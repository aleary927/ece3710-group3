==> flow/design.v <==
module DrumPad_input_processor #(parameter NUM_PADS = 4, MS = 15)
(
  input clk,
  input reset_n,
  input [NUM_PADS - 1:0] drumpads_raw,
  output [NUM_PADS - 1:0] drumpads_en,
  output [NUM_PADS - 1:0] drumpads_debounced
);
  genvar j;
  reg [NUM_PADS - 1:0] l_debounced, p_debounced;
  always @(posedge clk) begin
    if (!reset_n) begin
      l_debounced <= 0;
      p_debounced <= 0;
    end
    else begin
      p_debounced <= drumpads_debounced;
      l_debounced <= p_debounced;
    end
  end
  assign drumpads_en = ((~l_debounced) & p_debounced);
  generate
    for (j = 0; j < NUM_PADS; j = j + 1) begin : gen_debouncers
    SimpleDebounce_ms #(MS) debounce_pad (
      .clk(clk),
      .reset_n(reset_n),
      .raw(drumpads_raw[j]),
      .debounced(drumpads_debounced[j])
    );
    end
  endgenerate
endmodule
module SimpleDebounce_ms #(parameter MS = 50)
(
  input clk, 
  input reset_n, 
  input raw, 
  output debounced
);
  localparam MAX_COUNT = MS * 50000 - 1;
  reg [$clog2(MAX_COUNT) - 1:0] count;
  reg raw_stable;
  reg state, n_state;
  localparam  LOW         = 1'h0; 
  localparam  HIGH        = 1'h1;
  always @(posedge clk) begin 
    if (!reset_n) 
      state <= LOW;
    else 
      state <= n_state;
  end
  always @(*) begin 
    case (state) 
      LOW: begin 
        if (raw_stable) 
          n_state = HIGH;
        else 
          n_state = LOW;
      end
      HIGH: begin 
        if (count == MAX_COUNT) 
          n_state = LOW; 
        else 
          n_state = HIGH;
      end
      default: n_state = LOW;
    endcase
  end
  always @(posedge clk) begin 
    if (!reset_n) 
      count <= 0;
    else if (state == HIGH) 
      count <= count + 1'b1;
    else 
      count <= 0;
  end
  always @(posedge clk) begin 
    raw_stable <= raw;
  end
  assign debounced = (state == HIGH);
endmodule
# Reports on DrumPad_input_processor
# The steps from the RTL of DrumPad_input_processor to its reports follow in flow order.
# Lines are those of the file above, counted from 1.
# A cell with n/a has no value.
# setup
top_module	DrumPad_input_processor
clk_port	clk
lib	sky130hd
pvt_corner	tt_025C_1v80

# Word-level counts
# Source: Yosys, flattened and elaborated, memories not mapped. Widths are those after wreduce. Registers that Yosys merges into a memory's read port (data or address) are not register bits. Print and check cells do not count. Equal cells are merged and count once.
# op_classes
muxes	12
addsub	4
n_eq	4
n_logic	6
reduce_and_logical	4
# op_table
operator	count
adder 20 x 1 -> 20 bit (second input constant)	4
== test 20 bit (second input constant)	4
AND reduction 2 bit	4
parallel mux 1 bit (select 2 bit)	4
two-way mux 1 bit	8
NOT 1 bit	4
AND 4 bit	1
NOT 4 bit	1
# bits
out_inout_bits	8
ff_bits	96
input_bits	6

# Longest topological paths
# Depth = most cells in a row (Yosys ltp): at word level without a register or memory, in the mapped netlist without a sequential cell, where the memories' decode and read muxes count.
# logic_depth
depth_word	3
ABC_AREA	0
mapped_depth	6
mapped_depth_nobuf	5

# Mapped cells and area
# Source: synth_stat.txt of the flow (Yosys; design flattened, memories mapped). It holds for the ABC_AREA given above (unset counts as 0); a run with the other value may have another netlist.
# types
cell_type	count	area_total_um2
sky130_fd_sc_hd__dfxtp_1	96	1.92E+03
sky130_fd_sc_hd__xnor2_1	37	324.061
sky130_fd_sc_hd__nor2_1	70	262.752
sky130_fd_sc_hd__nor4_1	22	137.632
sky130_fd_sc_hd__nand4_1	21	131.376
sky130_fd_sc_hd__nand3_1	26	130.125
sky130_fd_sc_hd__xor2_1	14	122.618
sky130_fd_sc_hd__nand2_1	27	101.347
sky130_fd_sc_hd__a21oi_1	19	95.091
sky130_fd_sc_hd__or3_1	12	75.072
sky130_fd_sc_hd__nor3_1	14	70.067
sky130_fd_sc_hd__o21ai_0	14	70.067
sky130_fd_sc_hd__inv_1	18	67.565
sky130_fd_sc_hd__or4_1	7	52.55
sky130_fd_sc_hd__and3_1	8	50.048
sky130_fd_sc_hd__ha_1	4	50.048
sky130_fd_sc_hd__clkbuf_1	9	33.782
sky130_fd_sc_hd__and2_1	5	31.28
# Not listed: further types 22, cells in them 40.
# synth_totals
sequential_area_um2	1921.8
area_um2	4058.9
cells	463
ff_cells	96
buffers	17
# The figures by module come from a second, unflattened synthesis with its own total; it is not the netlist above.
# unflattened
hier_cells	460
hier_area_um2	4164.0
# Each row is one instance without its submodules.
# modules
mod	n_cells	mod_area_um2	instances
SimpleDebounce_ms (MS=15)	110	982.2	4
DrumPad_input_processor	20	235.2	1

# Worst setup path after synthesis
# Path of least setup slack by OpenSTA after synthesis, without wires, with an ideal clock, recovery checks aside; 20% of the period is set as input and as output delay. Where synthesis merged equal registers, the netlist keeps one of their names.
# synth_path
kind	reg-to-reg
startpoint	register gen_debouncers[0].debounce_pad.count[0]
endpoint	register gen_debouncers[0].debounce_pad.count[18]
required_time_ns	1.610
setup_time_ns	0.070
launch_ns	0.000
driving_pins	6
path_buffers	0
tclk_ns	1.68
path_delay_ns	1.805
setup_slack_ns	-0.126
t_arrival_ns	1.735
synth_period_reached_ns	1.806
# "path_delay_ns" is the arrival time less input delay plus setup time.
# "driving_pins" counts driving pins, that of a launching flip-flop among them; a cell with two outputs on the path counts twice.
# "synth_period_reached_ns" = period - worst setup slack (recovery checks aside). The figure is calculated, with input and output delays left at 20% of the set period.
# Between the ends stands the longest chain of elaborated cells between them, by number of cells; it is not shown to be the way that was timed. Of several equally long chains one is given.
# Each line given opens the expression or statement behind the cell; cells for indexed reads and writes are added by Yosys, which also makes memories of some case tables.
# A register here has more assigning lines than the two given.
# synth_via
path_cell_list	sky130_fd_sc_hd__dfxtp_1 sky130_fd_sc_hd__ha_1 sky130_fd_sc_hd__nand3_1 sky130_fd_sc_hd__or3_4 sky130_fd_sc_hd__or4_1 sky130_fd_sc_hd__a21oi_1
elab_chain_len	1
cone_cells	1
cone_lines	1
cone_classes	add/sub: 1
# synth_lines
item	line	rtl
from (decl)	41	reg [$clog2(MAX_COUNT) - 1:0] count;
from (assign)	71	count <= 0;
from (assign)	73	count <= count + 1'b1;
adder 20 x 1 -> 20 bit	73
to (assign)	71
to (assign)	73
to (decl)	41

# Worst path after layout
# From the final timing report of record 2: the path of least setup slack in the routed layout; clock arrival at registers is part of the times.
# layout_path
kind	reg-to-reg
startpoint	register gen_debouncers[2].debounce_pad.count[0]
endpoint	register gen_debouncers[2].debounce_pad.count[18]
setup_time_ns	0.10
setup_slack_ns	0.84
launch_ns	0.35
tclk_ns	2.97
t_arrival_ns	2.38
path_buffers	0
required_time_ns	3.22
driving_pins	6
# Between the ends stands the longest chain of elaborated cells between them, by number of cells; it is not shown to be the way that was timed. Of several equally long chains one is given.
# A register here has more assigning lines than the two given.
# layout_via
path_cell_list	sky130_fd_sc_hd__dfxtp_1 sky130_fd_sc_hd__ha_1 sky130_fd_sc_hd__nand3_1 sky130_fd_sc_hd__nor4_1 sky130_fd_sc_hd__a31oi_1 sky130_fd_sc_hd__a41o_1
elab_chain_len	1
cone_cells	1
cone_lines	1
cone_classes	add/sub: 1
# layout_lines
item	line	rtl
from (decl)	41	reg [$clog2(MAX_COUNT) - 1:0] count;
from (assign)	71	count <= 0;
from (assign)	73	count <= count + 1'b1;
adder 20 x 1 -> 20 bit	73
to (assign)	71
to (assign)	73
to (decl)	41

# Stored flow runs of DrumPad_input_processor (2 of them; Yosys, OpenROAD, sky130hd). They differ in their settings and are not a sequence. Constraints: input delay and output delay 20% of the set period each, output load 0.01 pF.
# "period_reached_ns": clock period set for the run, less the worst setup slack. It is reckoned from that one timing run; input and output delays stay at 20% of the period that was set.
# "worstPathTime_ns" is the time allowed to the run's worst setup path (the clock period less input and output delay, where it has them) less its slack. Clock arrival times count: a late capture clock shortens it, a late launch clock lengthens it.
# "power_mw" rests on the timing tool's default activity at the inputs, not on a simulated workload.
# Settings: . = not set for that run.
# A result given as . is not shown for that run.
name,record 1,record 2
period_ns,2.79,2.97
CORE_UTILIZATION,55,33
PLACE_DENSITY_LB_ADDON,0.02,0.16
CORE_ASPECT_RATIO,1.81,.
CELL_PAD_IN_SITES_GLOBAL_PLACEMENT,3,2
CELL_PAD_IN_SITES_DETAIL_PLACEMENT,0,2
GPL_TIMING_DRIVEN,1,.
GPL_ROUTABILITY_DRIVEN,1,1
CTS_CLUSTER_SIZE,83,.
CTS_CLUSTER_DIAMETER,339,.
CAP_MARGIN,20,20
CORE_MARGIN,2,2
SLEW_MARGIN,20,40
SETUP_SLACK_MARGIN,.,0.61
post_synth_area_um2,.,4058.9
die_um2,.,13203.2
finish.stdcell_area_um2,.,4650.7
worst_setup_slack_ns,.,0.837
total_negative_slack_ns,.,0.000
hold_worst_slack_ns,.,0.447
power_mw,.,2.636
period_reached_ns,.,2.133
worstPathTime_ns,.,2.13
critical_path_type,.,reg-to-reg
# Record 1: unfinished; error FLW-0024 in placement
