==> flow/design.v <==
module AudioCodec_serializer #(parameter DATA_WIDTH = 16)
(
  input clk, 
  input reset_n, 
  input fifo_clr,
  input en,
  input lrclk,
  input bclk_rising_edge, 
  input bclk_falling_edge, 
  input lrclk_rising_edge, 
  input lrclk_falling_edge,
  input fifo_wr_en,
  input [DATA_WIDTH - 1:0] audio_data,
  output fifo_full, 
  output fifo_empty,
  output reg i2s_data
);
  localparam NULL_STATE       = 3'h0; 
  localparam START_SAMPLE     = 3'h1;
  localparam START_LEFT       = 3'h2;
  localparam TRANSFER_LEFT    = 3'h3; 
  localparam START_RIGHT      = 3'h4;
  localparam TRANSFER_RIGHT   = 3'h5;
  reg [DATA_WIDTH - 1:0] shiftreg;
  reg [DATA_WIDTH - 1:0] sample_data; 
  wire [DATA_WIDTH - 1:0] fifo_data;
  reg fifo_rd_en;
  reg fifo_rd_valid;
  reg [2:0] state; 
  reg [2:0] n_state;
  always @(posedge clk) begin 
    if (!reset_n) 
      state <= NULL_STATE;
    else 
      state <= n_state;
  end
  always @(*) begin 
    case (state) 
      NULL_STATE: begin 
        if (lrclk_rising_edge && bclk_falling_edge) 
          n_state = START_SAMPLE; 
        else 
          n_state = NULL_STATE;
      end 
      START_SAMPLE: n_state = START_LEFT;
      START_LEFT: n_state = TRANSFER_LEFT;
      TRANSFER_LEFT: begin 
        if (lrclk_falling_edge && bclk_falling_edge) 
          n_state = START_RIGHT; 
        else 
          n_state = TRANSFER_LEFT;
      end
      START_RIGHT: n_state = TRANSFER_RIGHT; 
      TRANSFER_RIGHT: begin 
        if (lrclk_rising_edge && bclk_falling_edge)
          n_state = START_SAMPLE;
        else 
          n_state = TRANSFER_RIGHT;
      end
      default: n_state = NULL_STATE;
    endcase
  end
  always @(posedge clk) begin 
    if (!reset_n) begin
      shiftreg <= 0;
      sample_data <= 0;
    end
    else if (state == START_LEFT) begin 
      if (fifo_rd_valid) begin
        shiftreg <= fifo_data; 
        sample_data <= fifo_data;
      end
      else begin 
        shiftreg <= 0; 
        sample_data <= 0;
      end
    end
    else if (state == START_RIGHT) begin 
      shiftreg <= sample_data;
    end
    else if ((state == TRANSFER_LEFT) || (state == TRANSFER_RIGHT)) begin 
      if (bclk_falling_edge)
        shiftreg <= {shiftreg[DATA_WIDTH - 2:0], 1'b0};
    end
    else begin 
      shiftreg <= 0; 
      sample_data <= 0;
    end
  end
  always @(posedge clk) begin 
    if (!reset_n)
      i2s_data <= 0; 
    else 
      i2s_data <= shiftreg[DATA_WIDTH - 1];
  end
  always @(posedge clk) begin 
    if (!reset_n) 
      fifo_rd_valid <= 0; 
    else if (fifo_rd_en && !fifo_empty && en) 
      fifo_rd_valid <= 1;
    else 
      fifo_rd_valid <= 0;
  end
  always @(*) begin 
    if (!reset_n) 
      fifo_rd_en <= 0;
    else if (state == START_SAMPLE) 
      fifo_rd_en <= 1;
    else 
      fifo_rd_en <= 0;
  end
  FIFO #(DATA_WIDTH, 6) fifo ( 
    .clk(clk), 
    .reset_n(reset_n & ~fifo_clr), 
    .wr_en(fifo_wr_en), 
    .rd_en(fifo_rd_en && en), 
    .data_in(audio_data), 
    .data_out(fifo_data), 
    .full(fifo_full), 
    .empty(fifo_empty)
  );
endmodule
module FIFO #(parameter DATA_WIDTH = 16, SIZE_BITS = 4)
(
  input clk,
  input reset_n,
  input wr_en, 
  input rd_en, 
  input [DATA_WIDTH - 1:0] data_in, 
  output [DATA_WIDTH - 1:0] data_out, 
  output full, 
  output empty
);
  reg [SIZE_BITS - 1:0] wr_ptr; 
  reg [SIZE_BITS - 1:0] rd_ptr;
  wire do_rd; 
  wire do_wr;
  always @(posedge clk) begin 
    if (!reset_n)
      rd_ptr <= 0;
    else if (do_rd)
      rd_ptr <= rd_ptr + 1'b1;    
    else 
      rd_ptr <= rd_ptr;
  end
  always @(posedge clk) begin 
    if (!reset_n) 
      wr_ptr <= 0;
    else if (do_wr)
      wr_ptr <= wr_ptr + 1'b1;
    else 
      wr_ptr <= wr_ptr;
  end
  assign empty = (wr_ptr == rd_ptr); 
  assign full = ((wr_ptr + 1'b1) == rd_ptr);
  assign do_rd = rd_en & !empty;
  assign do_wr = wr_en & !full;
  FIFO_ram #(DATA_WIDTH, SIZE_BITS) ram
  (
    .clk(clk), 
    .wr_en(do_wr), 
    .wr_addr(wr_ptr), 
    .rd_addr(rd_ptr), 
    .wr_data(data_in), 
    .rd_data(data_out)
  );
endmodule
module FIFO_ram #(parameter DATA_WIDTH = 16, ADDR_BITS = 5)
(
  input clk, 
  input wr_en, 
  input [ADDR_BITS - 1:0] wr_addr, 
  input [DATA_WIDTH - 1:0] wr_data,
  input [ADDR_BITS - 1:0] rd_addr, 
  output reg [DATA_WIDTH - 1:0] rd_data
);
  reg [DATA_WIDTH - 1:0] ram [2**ADDR_BITS - 1:0];
  integer i; 
  initial begin 
    for (i = 0; i < 2**ADDR_BITS; i = i + 1) begin 
      ram[i] = 0;
    end
  end
  always @(posedge clk) begin 
    if (wr_en) 
      ram[wr_addr] <= wr_data;
  end
  always @(posedge clk) begin 
    rd_data <= ram[rd_addr];
  end
endmodule
# From RTL to reports: AudioCodec_serializer
# Tool output for the design above, in the order of the flow.
# Lines are those of the file above, counted from 1.
# A cell with -- has no value.
# inputs
design	AudioCodec_serializer
clock	clk
lib	sky130hd
corner	tt_025C_1v80

# Word level
# Counts by Yosys on the flattened word-level netlist (proc, flatten, opt, wreduce; memories kept). Register bits leave out memories and registers merged into their read ports (data or address). Print and check cells are left out. Cells with the same type and inputs are merged into one.
# Memory sizes are those after Yosys's memory passes, which may raise the word count (mostly to a power of two), join words into wider ones and drop unused or constant bits.
# bits
regBits	49
latchBits	0
ram_bits	1024
rom_bits	0
clocked_rd_ports_x_width	16
mem_count	1
input_bits	26
out_inout_bits	3
word_cells	52
# op_classes
n_addsub	2
n_mul	0
div	0
compare	0
equal	10
shifts	0
muxes	18
logic	4
reduce_logical	10
# memory_table
memory	size	word_bits	rd	wr	line_no	text
fifo.ram.ram	64	16	1	1	177	reg [DATA_WIDTH - 1:0] ram [2**ADDR_BITS - 1:0];
# op_table
operator	count
2-to-1 mux 16 bit	9
case mux 3 bit (select 6 bit)	1
adder 6 x 1 -> 6 bit with constant B	2
equality test 6 bit	2
equality test 3 x 2 -> 1 bit with constant B	2
equality test 3 bit with constant B	2
2-to-1 mux 6 bit	1
2-to-1 mux 3 bit	2
logical AND 1 bit	5
2-to-1 mux 1 bit	5
inequality test 2 x 1 -> 1 bit with constant B	2
inequality test 4 x 2 -> 1 bit with constant B	1
bitwise AND 1 bit	3
equality test 3 x 1 -> 1 bit with constant B	1
logical NOT 3 bit	1
logical NOT 1 bit	2
AND reduction 2 bit	1
logical OR 1 bit	1
NOT 1 bit	1

# Longest topological paths
# Yosys ltp: most cells in a row. Word level: on the elaborated netlist, between registers, memories and ports. Mapped: between sequential cells and ports; inverters and the memories' decode and read muxes count.
# depth
word_depth	6
abc_area	0
ltp_mapped	10
ltp_nobuf	6

# Netlist
# Yosys stat after the flow's synthesis: flattened, memories mapped to cells. It holds for the ABC_AREA given above (unset counts as 0); a run with the other value may have another netlist.
# Totals and module areas in this step are rounded.
# by_type
type	count	area_total_um2
sky130_fd_sc_hd__edfxtp_1	1024	3.07E+04
sky130_fd_sc_hd__mux4_2	201	4.53E+03
sky130_fd_sc_hd__dfxtp_1	68	1.36E+03
sky130_fd_sc_hd__mux2i_1	125	1251.2
sky130_fd_sc_hd__nor2_1	137	514.243
sky130_fd_sc_hd__a22oi_1	41	307.795
sky130_fd_sc_hd__o22ai_1	44	275.264
sky130_fd_sc_hd__buf_2	44	220.211
sky130_fd_sc_hd__nor2b_1	30	187.68
sky130_fd_sc_hd__clkbuf_1	48	180.173
sky130_fd_sc_hd__nand2_1	45	168.912
sky130_fd_sc_hd__a211oi_1	20	150.144
sky130_fd_sc_hd__a222oi_1	15	150.144
sky130_fd_sc_hd__mux2_2	13	146.39
sky130_fd_sc_hd__buf_4	19	142.637
sky130_fd_sc_hd__nand2b_1	22	137.632
sky130_fd_sc_hd__o221ai_1	15	131.376
sky130_fd_sc_hd__a211o_1	14	122.618
# Other cell types: 48; their cells: 205.
# mapped
stdcells	2130
mapped_area_um2	42200
seq_area_um2	32100
ffs	1092
# By module: a second synthesis without flattening, with its own total; a netlist apart from the flattened one above.
# hier_totals
cells_unflattened	2105
hier_area_um2	42600
# Each row is one instance without its submodules.
# modules
mod	instances	n_cells	area_um2	seq_area_um2
FIFO_ram	1	1829	40000	31100
AudioCodec_serializer	1	179	1760	801
FIFO	1	97	848	240

# Path before layout
# OpenSTA on the mapped netlist: ideal clock, no wires. The path of least setup slack (recovery checks aside). Input and output delay are each 20% of the period. Register names are those of the netlist, which keeps one name where synthesis merged equal registers.
# synth_timing
path_kind	input to register
startpoint	input port fifo_wr_en
endpoint	memory fifo.ram.ram[48][0]
period_ns	4.91
in_delay_ns	0.982
launch_ns	0.982
t_arrival_ns	2.522
required_ns	4.521
path_slack_ns	1.999
delay_ns	1.929
stages	4
period_less_setup_slack_ns	2.911
# "delay_ns" is the arrival time less input delay plus setup time.
# "stages" counts driving pins, that of a launching flip-flop among them; a cell with two outputs on the path counts twice.
# "period_less_setup_slack_ns" = period - worst setup slack (recovery checks aside). The figure is calculated, with input and output delays left at 20% of the set period.
# Between the ends stands the longest chain of elaborated cells between them, by number of cells; it is not shown to be the way that was timed. Of several equally long chains one is given.
# Each line given opens the expression or statement behind the cell; cells for indexed reads and writes are added by Yosys, which also makes memories of some case tables.
# The path ends at the enable pin of a flip-flop; only ways to that pin are counted.
# synth_via
path_cell_list	sky130_fd_sc_hd__clkbuf_1 -> sky130_fd_sc_hd__nor3b_1 -> sky130_fd_sc_hd__o211ai_2 -> sky130_fd_sc_hd__nor2_1
elab_chain_cells	2
cells_between	3
# synth_lines
item	line_no	text
from (decl)	12	input fifo_wr_en,
bitwise AND 1 bit	157	assign do_wr = wr_en & !full;
2-to-1 mux 6 bit	185	if (wr_en)
to (decl)	177	reg [DATA_WIDTH - 1:0] ram [2**ADDR_BITS - 1:0];

# Worst path after layout
# Path of least setup slack in the final report of stored run 1 (OpenROAD, finished layout, wires in). Where an end is a register, its clock arrival counts in the times.
# layout_timing
path_kind	register to output
startpoint	register fifo.wr_ptr[0]
endpoint	output port fifo_full
period_ns	2.87
out_delay_ns	0.57
launch_ns	0.69
t_arrival_ns	2.36
required_ns	2.30
path_slack_ns	-0.06
stages	8
# Between the ends stands the longest chain of elaborated cells between them, by number of cells; it is not shown to be the way that was timed. Of several equally long chains one is given.
# A register here has more assigning lines than the two given.
# layout_via
path_cell_list	sky130_fd_sc_hd__dfxtp_2 -> sky130_fd_sc_hd__ha_4 -> sky130_fd_sc_hd__buf_6 -> sky130_fd_sc_hd__nor2b_4 -> sky130_fd_sc_hd__or3_1 -> sky130_fd_sc_hd__a221o_1 -> sky130_fd_sc_hd__nor2_4 -> sky130_fd_sc_hd__buf_6
elab_chain_cells	2
cells_between	2
# layout_lines
item	line_no	text
from (decl)	134	reg [SIZE_BITS - 1:0] wr_ptr;
from (assign)	150	wr_ptr <= wr_ptr + 1'b1;
from (assign)	152	wr_ptr <= wr_ptr;
adder 6 x 1 -> 6 bit	155	assign full = ((wr_ptr + 1'b1) == rd_ptr);
equality test 6 bit	155
to (decl)	14	output fifo_full,

# Below are 2 stored runs of the flow (Yosys, OpenROAD; platform sky130hd) on AudioCodec_serializer, each with its settings and what was measured, unordered. Constraints: input delay and output delay 20% of the set period each, output load 0.01 pF.
# "clock_period_reached_ns" means the clock period less the worst setup slack. The figure is calculated, with input and output delays left at 20% of the set period.
# "worst_setup_path_time_ns": the worst setup path's part of the clock period (all of it between registers, 20% less for each end at a port) less its slack. A launch clock that arrives late makes it longer, a capture clock that arrives late makes it shorter.
# "power_total_uw" is the tool's figure for a default switching activity; nothing was simulated.
# Measured values are rounded.
# Among the settings, . means not set for that run.
stored run	period_ns	CORE_UTILIZATION	CAP_MARGIN	CORE_MARGIN	SLEW_MARGIN	SETUP_SLACK_MARGIN	PLACE_DENSITY_LB_ADDON	CELL_PAD_IN_SITES_DETAIL_PLACEMENT	GPL_TIMING_DRIVEN	MIN_ROUTING_LAYER	synth_area_um2	worst_setup_path_time_ns	timing.worst_path_kind	util_pct	die_um2	power_total_uw	hold_worst_slack_ns	finish.stdcell_area_um2	tns_setup_ns	final_setup_ws_ns	clock_period_reached_ns
stored run 1	2.87	34	20	2	20	.	.	.	.	.	42200	2.36	register to output	40.8	127000	32800	0.230	50400	-0.060	-0.060	2.930
stored run 2	3.78	16	10	2	5	0.09	0.27	0	1	met1	42200	2.79	register to output	19.7	268000	25000	0.367	51600	0.000	0.239	3.541
