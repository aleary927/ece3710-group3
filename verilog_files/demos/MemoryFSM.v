==> flow/design.v <==
module MemoryFSM(
  input clk, reset,
  input next,
  input [15:0] data_in,
  output reg wr_en, 
  output reg [9:0] addr,
  output reg [15:0] data_out
  );
  reg p_next;          
  reg en;              
  reg [2:0] ps, ns;      
  reg [15:0] data_buffer;  
  parameter S0 = 3'b000; 
  parameter S1 = 3'b001; 
  parameter S2 = 3'b010; 
  parameter S3 = 3'b011; 
  parameter S4 = 3'b100;
  parameter S5 = 3'b101; 
  parameter S6 = 3'b110; 
  parameter S7 = 3'b111; 
  initial begin 
    p_next = 0; 
    en = 0; 
    ps = 0; 
    ns = 0; 
    wr_en = 0;
    addr = 0;
    data_out = 0;
    data_buffer = 0;
  end
  always @(posedge clk) begin 
    if (reset) begin
      en <= 0;
      p_next <= 0;
    end
    else begin 
      if (next) begin
        en <= ~p_next;
      end
      p_next <= next;
    end
  end
  always @(posedge clk) begin 
    if (reset) begin
      ps <= S0;
      data_buffer <= 0;
    end
    else if (en) begin
      ps <= ns;
      data_buffer <= data_in;
    end
  end
  always @(*) begin 
    case (ps) 
      S0: ns = S1; 
      S1: ns = S2;
      S2: ns = S3;
      S3: ns = S4;
      S4: ns = S5;
      S5: ns = S6;
      S6: ns = S7;
      S7: ns = S7;
      default: ns = S0;
    endcase
  end
  always @(*) begin 
    case (ps) 
      S0: begin 
        wr_en = 0; 
        data_out = 16'h0; 
        addr = 10'h0;
      end
      S1: begin 
        wr_en = 1; 
        data_out = 16'h3FF; 
        addr = 10'h3FF;
      end
      S2: begin 
        wr_en = 1; 
        data_out = 16'hF;; 
        addr = 10'h07A;
      end
      S3: begin 
        wr_en = 1; 
        data_out = 16'h10;
        addr = 10'h0;
      end
      S4: begin 
        wr_en = 0; 
        data_out = 16'h0; 
        addr = 10'h3FF;
      end
      S5: begin 
        wr_en = 0; 
        data_out = 16'h0; 
        addr = 10'h0;
      end
      S6: begin 
        wr_en = 1; 
        data_out = data_buffer + 16'h3;
        addr = 10'h0;
      end
      S7: begin 
        wr_en = 0; 
        data_out = 16'h0; 
        addr = 10'h7A;
      end
      default: begin 
        wr_en = 0; 
        data_out = 0; 
        addr = 0;
      end
    endcase
  end
endmodule
=== From RTL to reports: MemoryFSM ===
What the tools print for MemoryFSM, step after step.
Lines are those of the file above, counted from 1.
Library cell names are shortened.
A cell with -- has no value.

* Top: MemoryFSM
* Clock: clk
* Library: sky130hd
* Timing corner: tt_025C_1v80

=== Word-level counts ===
Counts by Yosys on the flattened word-level netlist (proc, flatten, opt, wreduce; memories kept). Register bits leave out memories and registers merged into their read ports (data or address); mux counts leave out enables and synchronous resets folded into registers. Print and check cells are left out. Cells with the same type and inputs are merged into one.
Memory sizes are those after Yosys's memory passes, which may raise the word count (mostly to a power of two), join words into wider ones and drop unused or constant bits.

* Add/sub/neg operators: 1
* Equality and inequality tests: 7
* Mux-type cells: 3
* Bitwise gates (word level): 1
* Reduce/logical cells: 6

{| class="wikitable"
|+ Operators with widths
! kind !! number
|-
| case mux 16 bit (select 5 bit) || 1
|-
| case mux 10 bit (select 3 bit) || 1
|-
| adder 16 x 2 -> 16 bit with constant B || 1
|-
| equality test 3 bit with constant B || 4
|-
| OR reduction 4 bit || 3
|-
| equality test 3 x 2 -> 1 bit with constant B || 2
|-
| OR reduction 2 bit || 2
|-
| equality test 3 x 1 -> 1 bit with constant B || 1
|-
| zero test 3 bit || 1
|-
| case mux 1 bit (select 2 bit) || 1
|-
| inverter 1 bit || 1
|}

* Flip-flop bits (word level): 18
* Bits in read-only memories: 24
* Word width x clocked read ports: 3
* Memories: 1

{| class="wikitable"
|+ Memory list
! memory !! depth !! bits a word !! rd ports !! write ports !! line !! RTL
|-
| (name not given) || 8 || 3 || 1 || 0 || 54 || <nowiki>case (ps)</nowiki>
|}

=== Longest topological paths ===
Longest topological path by Yosys (ltp), each cell counted once; first at word level (registers and memories cut), then after technology mapping (sequential cells cut; the memories' decode and read muxes count).

* Depth after elaboration: 3
* ABC_AREA: 0
* Gate-level depth with buffers: 7
* Depth with buffers taken out: 5

=== After synthesis ===
The flow's flattened synthesis, as Yosys stat reports it; memories are mapped. The netlist is that of the ABC_AREA named above (0 if unset); the other value can give another one.

{| class="wikitable"
|+ Cell types
! type !! number !! total area (µm²)
|-
| dfxtp_1 || 21 || 420.403
|-
| mux2i_1 || 22 || 220.211
|-
| nor2_1 || 24 || 90.086
|-
| ha_1 || 5 || 62.56
|-
| buf_4 || 8 || 60.058
|-
| nand2_1 || 13 || 48.797
|-
| or4_1 || 6 || 45.043
|-
| a21oi_1 || 7 || 35.034
|-
| nand3_1 || 7 || 35.034
|-
| buf_2 || 6 || 30.029
|-
| o211ai_1 || 4 || 30.029
|-
| inv_1 || 7 || 26.275
|-
| xor2_1 || 3 || 26.275
|-
| nand2b_1 || 4 || 25.024
|-
| nand4_1 || 4 || 25.024
|-
| nor4_1 || 4 || 25.024
|-
| a211o_1 || 2 || 17.517
|-
| a211oi_1 || 2 || 15.014
|}

Other cell types: 17; their cells: 24.

* Cell count: 173
* Cell area after synthesis: 1403.8 µm²
* Area of sequential cells: 420.4 µm²
* Mapped flip-flops: 21
* Buffers: 18

=== Worst setup path after synthesis ===
Path of least setup slack by OpenSTA after synthesis, without wires, with an ideal clock, recovery checks aside; 20% of the period is set as input and as output delay. Where synthesis merged equal registers, the netlist keeps one of their names.

* Path type: reg-to-output
* Start point: register data_buffer[0]
* End point: output port data_out[10]
* Clock period: 2490 ps
* Time at the first pin: 0 ps
* Arrival: 1675 ps
* Required time: 1992 ps
* Path slack: 317 ps
* Path delay: 1675 ps
* Stages: 6
* Synthesis period reached: 2173 ps

"path delay" is the arrival time less input delay plus setup time.
At an output port there is no setup time.
"stages": output pins that drive a net of the path, with the launching flip-flop's if there is one; two outputs of one cell count as two.
"synthesis period reached" is the clock period less the worst setup slack; recovery checks do not enter. This is arithmetic on one report: input and output delays are still those of the set period (20% each).
The rows between start and end are the longest chain of elaborated cells between them; the timing report does not say that the signal goes this way. Where chains are equally long, one stands for them.
A line is the first line of the expression or statement that the cell stems from. Yosys adds cells for indexed reads and writes and turns some case tables into memories.

* Path through: dfxtp_1 -> inv_1 -> ha_1 -> nand3b_2 -> or4_1 -> a21oi_1
* Length of the longest elaborated chain: 2
* Elaborated cells on any way between the ends: 2
* Source lines of those cells: 2
* Those cells by class: add/sub: 1; mux: 1

{| class="wikitable"
|+ Ends and longest elaborated chain, after synthesis
! item !! line !! RTL
|-
| from (decl) || 12 || <nowiki>reg [15:0] data_buffer;</nowiki>
|-
| from (assign) || 46 || <nowiki>data_buffer <= 0;</nowiki>
|-
| from (assign) || 50 || <nowiki>data_buffer <= data_in;</nowiki>
|-
| adder 16 x 2 -> 16 bit || 100 || <nowiki>data_out = data_buffer + 16'h3;</nowiki>
|-
| case mux 16 bit (select 5 bit) || 67 || <nowiki>case (ps)</nowiki>
|-
| to (decl) || 7 || <nowiki>output reg [15:0] data_out</nowiki>
|}

=== Timing after layout ===
From the final timing report of run B: the path of least setup slack in the routed layout; clock arrival at registers is part of the times.
The report prints the path's times to 10 ps; the period is as set.

* Path type: reg-to-output
* Start point: register data_buffer[0]
* End point: output port data_out[8]
* Clock period: 2310 ps
* Time at the first pin: 290 ps
* Arrival: 1840 ps
* Required time: 1850 ps
* Path slack: 10 ps
* Stages: 8

The rows between start and end are the longest chain of elaborated cells between them; the timing report does not say that the signal goes this way. Where chains are equally long, one stands for them.

* Path through: dfxtp_2 -> inv_2 -> ha_4 -> nand3b_4 -> buf_6 -> or4_4 -> nand3_2 -> buf_6
* Length of the longest elaborated chain: 2
* Elaborated cells on any way between the ends: 2
* Source lines of those cells: 2
* Those cells by class: add/sub: 1; mux: 1

{| class="wikitable"
|+ Ends and longest elaborated chain, post-layout
! item !! line !! RTL
|-
| from (decl) || 12 || <nowiki>reg [15:0] data_buffer;</nowiki>
|-
| from (assign) || 46 || <nowiki>data_buffer <= 0;</nowiki>
|-
| from (assign) || 50 || <nowiki>data_buffer <= data_in;</nowiki>
|-
| adder 16 x 2 -> 16 bit || 100 || <nowiki>data_out = data_buffer + 16'h3;</nowiki>
|-
| case mux 16 bit (select 5 bit) || 67 || <nowiki>case (ps)</nowiki>
|-
| to (decl) || 7 || <nowiki>output reg [15:0] data_out</nowiki>
|}

Ticket comment

MemoryFSM through Yosys and OpenROAD on sky130hd: 2 stored runs, unordered, with their settings and measured results. The constraints put input and output delay at 20% of the set period each and load the outputs with 0.01 pF.
"achieved clock period" means the clock period less the worst setup slack. The figure is calculated, with input and output delays left at 20% of the set period.
"critical setup path time" means the part of the period allowed to the worst setup path (the constraints hold back 20% at inputs and 20% at outputs) less its slack; where the path has registers, the arrival times of their clocks count too.
"power consumption": no workload was simulated; the value follows from the tool's default switching activity.
"critical setup path time" is given in steps of 10 ps.

=== Run A ===
{| class="wikitable"
! Setting !! Value
|-
| period_ns || 2.36
|-
| CORE_UTILIZATION || 64
|-
| PLACE_DENSITY_LB_ADDON || 0.26
|-
| CORE_ASPECT_RATIO || 0.76
|-
| TNS_END_PERCENT || 35
|-
| GPL_TIMING_DRIVEN || 0
|-
| CTS_CLUSTER_SIZE || 13
|-
| CAP_MARGIN || 15
|-
| CORE_MARGIN || 2
|-
| SLEW_MARGIN || 20
|}
No results, placement failed with FLW-0024.

=== Run B ===
{| class="wikitable"
! Setting !! Value
|-
| period_ns || 2.31
|-
| CAP_MARGIN || 20
|-
| CORE_MARGIN || 2
|-
| CORE_UTILIZATION || 40
|-
| SLEW_MARGIN || 20
|-
! Result !! Value
|-
| Achieved clock period || 2299 ps
|-
| Lowest setup slack || 11 ps
|-
| Critical setup path time || 1840 ps
|-
| Worst path kind || reg-to-output
|-
| Total negative slack on setup checks || 0 ps
|-
| Utilization || 68.0 %
|-
| Netlist area reported by Yosys || 1403.8 µm²
|-
| Std-cell area (final layout) || 2285.9 µm²
|-
| Power consumption || 0.0009389 W
|-
| Area of the die || 3999.3 µm²
|-
| Final worst hold slack || 418 ps
|}
